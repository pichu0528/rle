==> flow/design.v <==
module rle (
    clk,        
    nreset,     
    start,
    message_addr,   
    message_size,   
    rle_addr,   
    rle_size,   
    done,       
    port_A_clk,
    port_A_data_in,
    port_A_data_out,
    port_A_addr,
    port_A_we
    );
input   clk;
input   nreset;
input   start;
input   [31:0] message_addr;
input   [31:0] message_size;
input   [31:0] rle_addr;
input   [31:0] port_A_data_out;
output reg [31:0] port_A_data_in;
output  [15:0] port_A_addr;
output  port_A_clk;
output  port_A_we;
output reg [31:0] rle_size;
output  done;  
assign port_A_clk = clk;
reg [31:0] size_count;     
reg [31:0] port_A_addr_read;
reg [31:0] port_A_addr_write;
wire       read_req;
reg        write_req;
reg [1:0]  proc_count;  
parameter IDLE = 2'b00,
          READ_DATA = 2'b01,
          PROCESS = 2'b10,
          DONE = 2'b11;
reg [1:0] state,next_state;
always@(posedge clk or negedge nreset)
begin
    if(nreset == 1'b0)
        state <= IDLE;
    else
        state <= next_state;
end
always@(*)
begin
    if(nreset == 1'b0)
        next_state = IDLE;
    else
    begin
        case(state)
        IDLE:
        begin
            if(start == 1'b1)
                next_state = READ_DATA;
            else
                next_state = IDLE;
        end
        READ_DATA:
        begin
            if(port_A_we == 1'b1)
                next_state = READ_DATA;
            else
                next_state = PROCESS;
        end
        PROCESS:
        begin
            if(size_count <= 32'd4 && (proc_count + 1 == size_count[2:0]))
                next_state = DONE;
            else if(proc_count == 2'd3)
                next_state = READ_DATA;
            else
                next_state = PROCESS;
        end
        DONE:
            next_state = IDLE;
        endcase
    end
end                                                                  
assign done = (state == IDLE);
always@(posedge clk or negedge nreset)
begin
    if(nreset == 1'b0)
        size_count <= 32'd0;
    else if(state == IDLE && start == 1)
        size_count <= message_size;
    else if(read_req)
        size_count <= size_count - 4;
end
always@(posedge clk or negedge nreset)
begin
    if(nreset == 1'b0)
        port_A_addr_read <= 32'd0;
    else if(state == IDLE && start == 1)
        port_A_addr_read <= message_addr;
    else if(read_req)
        port_A_addr_read <= port_A_addr_read + 4;
end
always@(posedge clk or negedge nreset)
begin
    if(nreset == 1'b0)
        port_A_addr_write <= 32'd0;
    else if(state == IDLE && start == 1'b1)
        port_A_addr_write <= rle_addr;
    else if(write_req)
        port_A_addr_write <= port_A_addr_write + 4;
end
assign read_req = (state == PROCESS && next_state == READ_DATA);
always@(posedge clk or negedge nreset)
begin
    if(nreset == 1'b0)
        proc_count <= 2'd0;
    else if(state == PROCESS)
        proc_count <= proc_count + 1'd1;
    else
        proc_count <= 2'd0;
end
reg first_data_flag;
always@(posedge clk or negedge nreset)
begin
    if(nreset == 1'b0)
        first_data_flag <= 1'd0;
    else if(state == PROCESS)
        first_data_flag <= 1'd1;
    else if(done)
        first_data_flag <= 1'd0;
end
reg [7:0] data_num;        
reg [7:0] data_value;      
reg [7:0] curr_data;       
reg       pos_cnt;         
always@(*)
begin
    case(proc_count)
    2'd0: curr_data = port_A_data_out[7:0];
    2'd1: curr_data = port_A_data_out[15:8];
    2'd2: curr_data = port_A_data_out[23:16];
    2'd3: curr_data = port_A_data_out[31:24];
    endcase
end
always@(posedge clk or negedge nreset)
begin
    if(nreset == 1'b0)
    begin
        data_num <= 8'd0;
        data_value <= 8'd0;
        pos_cnt <= 1'd0;
    end
    else if(start == 1'b1)
    begin
        data_num <= 8'd0;
        data_value <= 8'd0;
        pos_cnt <= 1'd0;
    end
    else if(state == PROCESS && first_data_flag == 1'b0)
    begin
        data_num <= 8'd1;
        data_value <= port_A_data_out[7:0];
    end
    else if(state == PROCESS)
    begin
        if(data_value == curr_data)
            data_num <= data_num + 1;
        else
        begin
            pos_cnt <= pos_cnt + 1;
            data_num <= 8'd1;
            data_value <= curr_data;
        end
    end
end
reg remain_data;
always@(posedge clk or negedge nreset)
begin
    if(nreset == 1'b0)
    begin
        port_A_data_in <= 32'd0;
        write_req <= 1'd0;
        rle_size <= 0;
        remain_data <= 0;
    end
    else if(start == 1'b1)
    begin
        port_A_data_in <= 32'd0;
        write_req <= 1'd0;
        rle_size <= 0;
        remain_data <= 0;
    end
    else if(state == PROCESS && first_data_flag == 1'b1)
    begin
        if(data_value != curr_data)
        begin
            if(pos_cnt == 1'b0)
            begin
                port_A_data_in[15:0] <= {data_value,data_num};
                if(next_state == DONE)
                begin
                    port_A_data_in[31:16] <= {curr_data,8'b01};
                    write_req <= 1'b1;
                    rle_size <= rle_size + 4;
                end
                else
                    write_req <= 1'b0;
            end                
            else
            begin 
                port_A_data_in[31:16] <= {data_value,data_num};
                write_req <= 1'b1;
                rle_size <= rle_size + 4;
                remain_data <= (next_state == DONE) ? 1'b1 : 1'b0;
            end
        end
        else
            write_req <= 1'b0;
    end
    else if(state == DONE && remain_data)
    begin
        port_A_data_in <= {16'b0,data_value,data_num};
        rle_size <= rle_size + 2;
        write_req <= 1'b1;
        remain_data <= 1'b0;
    end
    else
        write_req <= 1'b0;
end
assign port_A_we = write_req ? 1'b1 : 1'b0;
assign port_A_addr = write_req ? port_A_addr_write : port_A_addr_read;
endmodule
# Step by step through the tools: rle
# Tool output for the design above, in the order of the flow.
# Line numbers count from 1 in the design file above.
# Operators carry their Yosys type and port widths (W data, S select, Z words).
# The mark -- stands for no value.
[design] top_module="rle" clock="clk" cell_library="sky130hd" corner="tt_025C_1v80"

# Word level
# Counts by Yosys on the flattened word-level netlist (proc, flatten, opt, wreduce; memories kept). Register bits leave out memories and registers merged into their read ports (data or address). Print and check cells are left out.
[word_totals] regBits=184 inputBits=131 out_inout_bits=83 elab_cells=120
[op_classes] addsub=9 cmp=1 eq_ne=18 mux=58 logic=1 reduce_and_logical=19
[op_table] operator="$mux W32" count=12
[op_table] operator="$mux W16" count=12
[op_table] operator="$add A32 B3 Y32 const B" count=3
[op_table] operator="$mux W8" count=8
[op_table] operator="$add A32 B2 Y32 const B" count=1
[op_table] operator="$sub A32 B3 Y32 const B" count=1
[op_table] operator="$le A32 B3 Y1 const B" count=1
[op_table] operator="$pmux W8 S4" count=1
[op_table] operator="$mux W1" count=19
[op_table] operator="$reduce_and A3 Y1" count=4
[op_table] operator="$eq A2 B2 Y1 const B" count=5
[op_table] operator="$mux W2" count=5
[op_table] operator="$ne A3 B3 Y1 const B" count=3
[op_table] operator="$reduce_bool A2 Y1" count=4
[op_table] operator="$add A8 B1 Y8 const B" count=1
[op_table] operator="$eq A8 B8 Y1" count=1
[op_table] operator="$ne A8 B8 Y1" count=1
[op_table] operator="$pmux W2 S4" count=1
[op_table] operator="$logic_and A1 B1 Y1" count=6
[op_table] operator="$eq A2 B1 Y1 const B" count=3
[op_table] operator="$reduce_bool A3 Y1" count=2
[op_table] operator="$ne A2 B2 Y1 const B" count=2
[op_table] operator="$logic_not A2 Y1" count=2
[op_table] operator="$ne A4 B3 Y1 const B" count=1
[op_table] operator="$add A2 B1 Y3 const B" count=1
[op_table] operator="$ne A3 B2 Y1 const B" count=1
[op_table] operator="$eq A3 B3 Y1" count=1
[op_table] operator="$add A2 B1 Y2 const B" count=1
# Not listed: further kinds 3, cells in them 3.

# Depth
# Depth = most cells in a row (Yosys ltp): at word level without a register or memory, in the mapped netlist without a sequential cell, where the memories' decode and read muxes count.
[logic_depth] word_depth=12 ABC_AREA=0 mapped_depth=11 ltp_nobuf=9

# Synthesis result
# Yosys stat after the flow's synthesis: flattened, memories mapped to cells. It holds for the ABC_AREA given above (unset counts as 0); a run with the other value may have another netlist.
[by_type] type="sky130_fd_sc_hd__dfrtp_1" count=152 type_area_um2=3.8E+03
[by_type] type="sky130_fd_sc_hd__mux2_2" count=69 type_area_um2=776.995
[by_type] type="sky130_fd_sc_hd__nand2_1" count=121 type_area_um2=454.186
[by_type] type="sky130_fd_sc_hd__o21ai_0" count=70 type_area_um2=350.336
[by_type] type="sky130_fd_sc_hd__xor2_1" count=39 type_area_um2=341.578
[by_type] type="sky130_fd_sc_hd__nor2_1" count=82 type_area_um2=307.795
[by_type] type="sky130_fd_sc_hd__xnor2_1" count=34 type_area_um2=297.786
[by_type] type="sky130_fd_sc_hd__nor2b_1" count=40 type_area_um2=250.24
[by_type] type="sky130_fd_sc_hd__clkbuf_1" count=48 type_area_um2=180.173
[by_type] type="sky130_fd_sc_hd__mux2i_1" count=17 type_area_um2=170.163
[by_type] type="sky130_fd_sc_hd__and3_1" count=27 type_area_um2=168.912
[by_type] type="sky130_fd_sc_hd__a21oi_1" count=28 type_area_um2=140.134
[by_type] type="sky130_fd_sc_hd__ha_1" count=11 type_area_um2=137.632
[by_type] type="sky130_fd_sc_hd__nand3_1" count=27 type_area_um2=135.13
[by_type] type="sky130_fd_sc_hd__nand4_1" count=18 type_area_um2=112.608
[by_type] type="sky130_fd_sc_hd__o41ai_1" count=12 type_area_um2=105.101
[by_type] type="sky130_fd_sc_hd__nor3_1" count=20 type_area_um2=100.096
[by_type] type="sky130_fd_sc_hd__nor4_1" count=13 type_area_um2=81.328
# Not listed: further types 45, cells in them 111.
[synth_totals] cell_count=939 area_um2=8750.9 seq_area_um2=3829.9 ff_cells=153 buf_cells=58

Subject: flow runs of rle

Hi,

Stored flow runs of rle (2 of them; Yosys, OpenROAD, sky130hd). They differ in their settings and are not a sequence. Constraints: input delay and output delay 20% of the set period each, output load 0.01 pF.
By "achieved clock period" is meant the clock period of the run minus its worst setup slack. This is arithmetic on one report: input and output delays are still those of the set period (20% each).
"worst setup path time": the worst setup path's part of the clock period (all of it between registers, 20% less for each end at a port) less its slack. A launch clock that arrives late makes it longer, a capture clock that arrives late makes it shorter.
"power" is the tool's figure for a default switching activity; nothing was simulated.
[run 1] settings: period_ns=3.67, SETUP_SLACK_MARGIN=0.44, CAP_MARGIN=20, CORE_MARGIN=2, CORE_UTILIZATION=40, SLEW_MARGIN=20
[run 1] result: chip area after synthesis (Yosys) 8750.9 sq um, die area 23076.6 sq um, standard-cell area of the final layout 11701.2 sq um, utilization 54.1 %, worst setup slack after layout 0.560 ns, total negative slack 0.000 ns, power 4617 µW, achieved clock period 3.110 ns, worst setup path time 3.11 ns, worst setup path kind reg2reg
[run 2] settings: period_ns=4.06, CORE_UTILIZATION=20, PLACE_DENSITY_LB_ADDON=0.2, CORE_MARGIN=10, ABC_AREA=1, CTS_CLUSTER_SIZE=48, SLEW_MARGIN=25, CAP_MARGIN=20
[run 2] result: chip area after synthesis (Yosys) 10894.2 sq um, die area 64206.5 sq um, standard-cell area of the final layout 14062.2 sq um, utilization 26.1 %, worst setup slack after layout 0.500 ns, total negative slack 0.000 ns, power 5095 µW

Regards
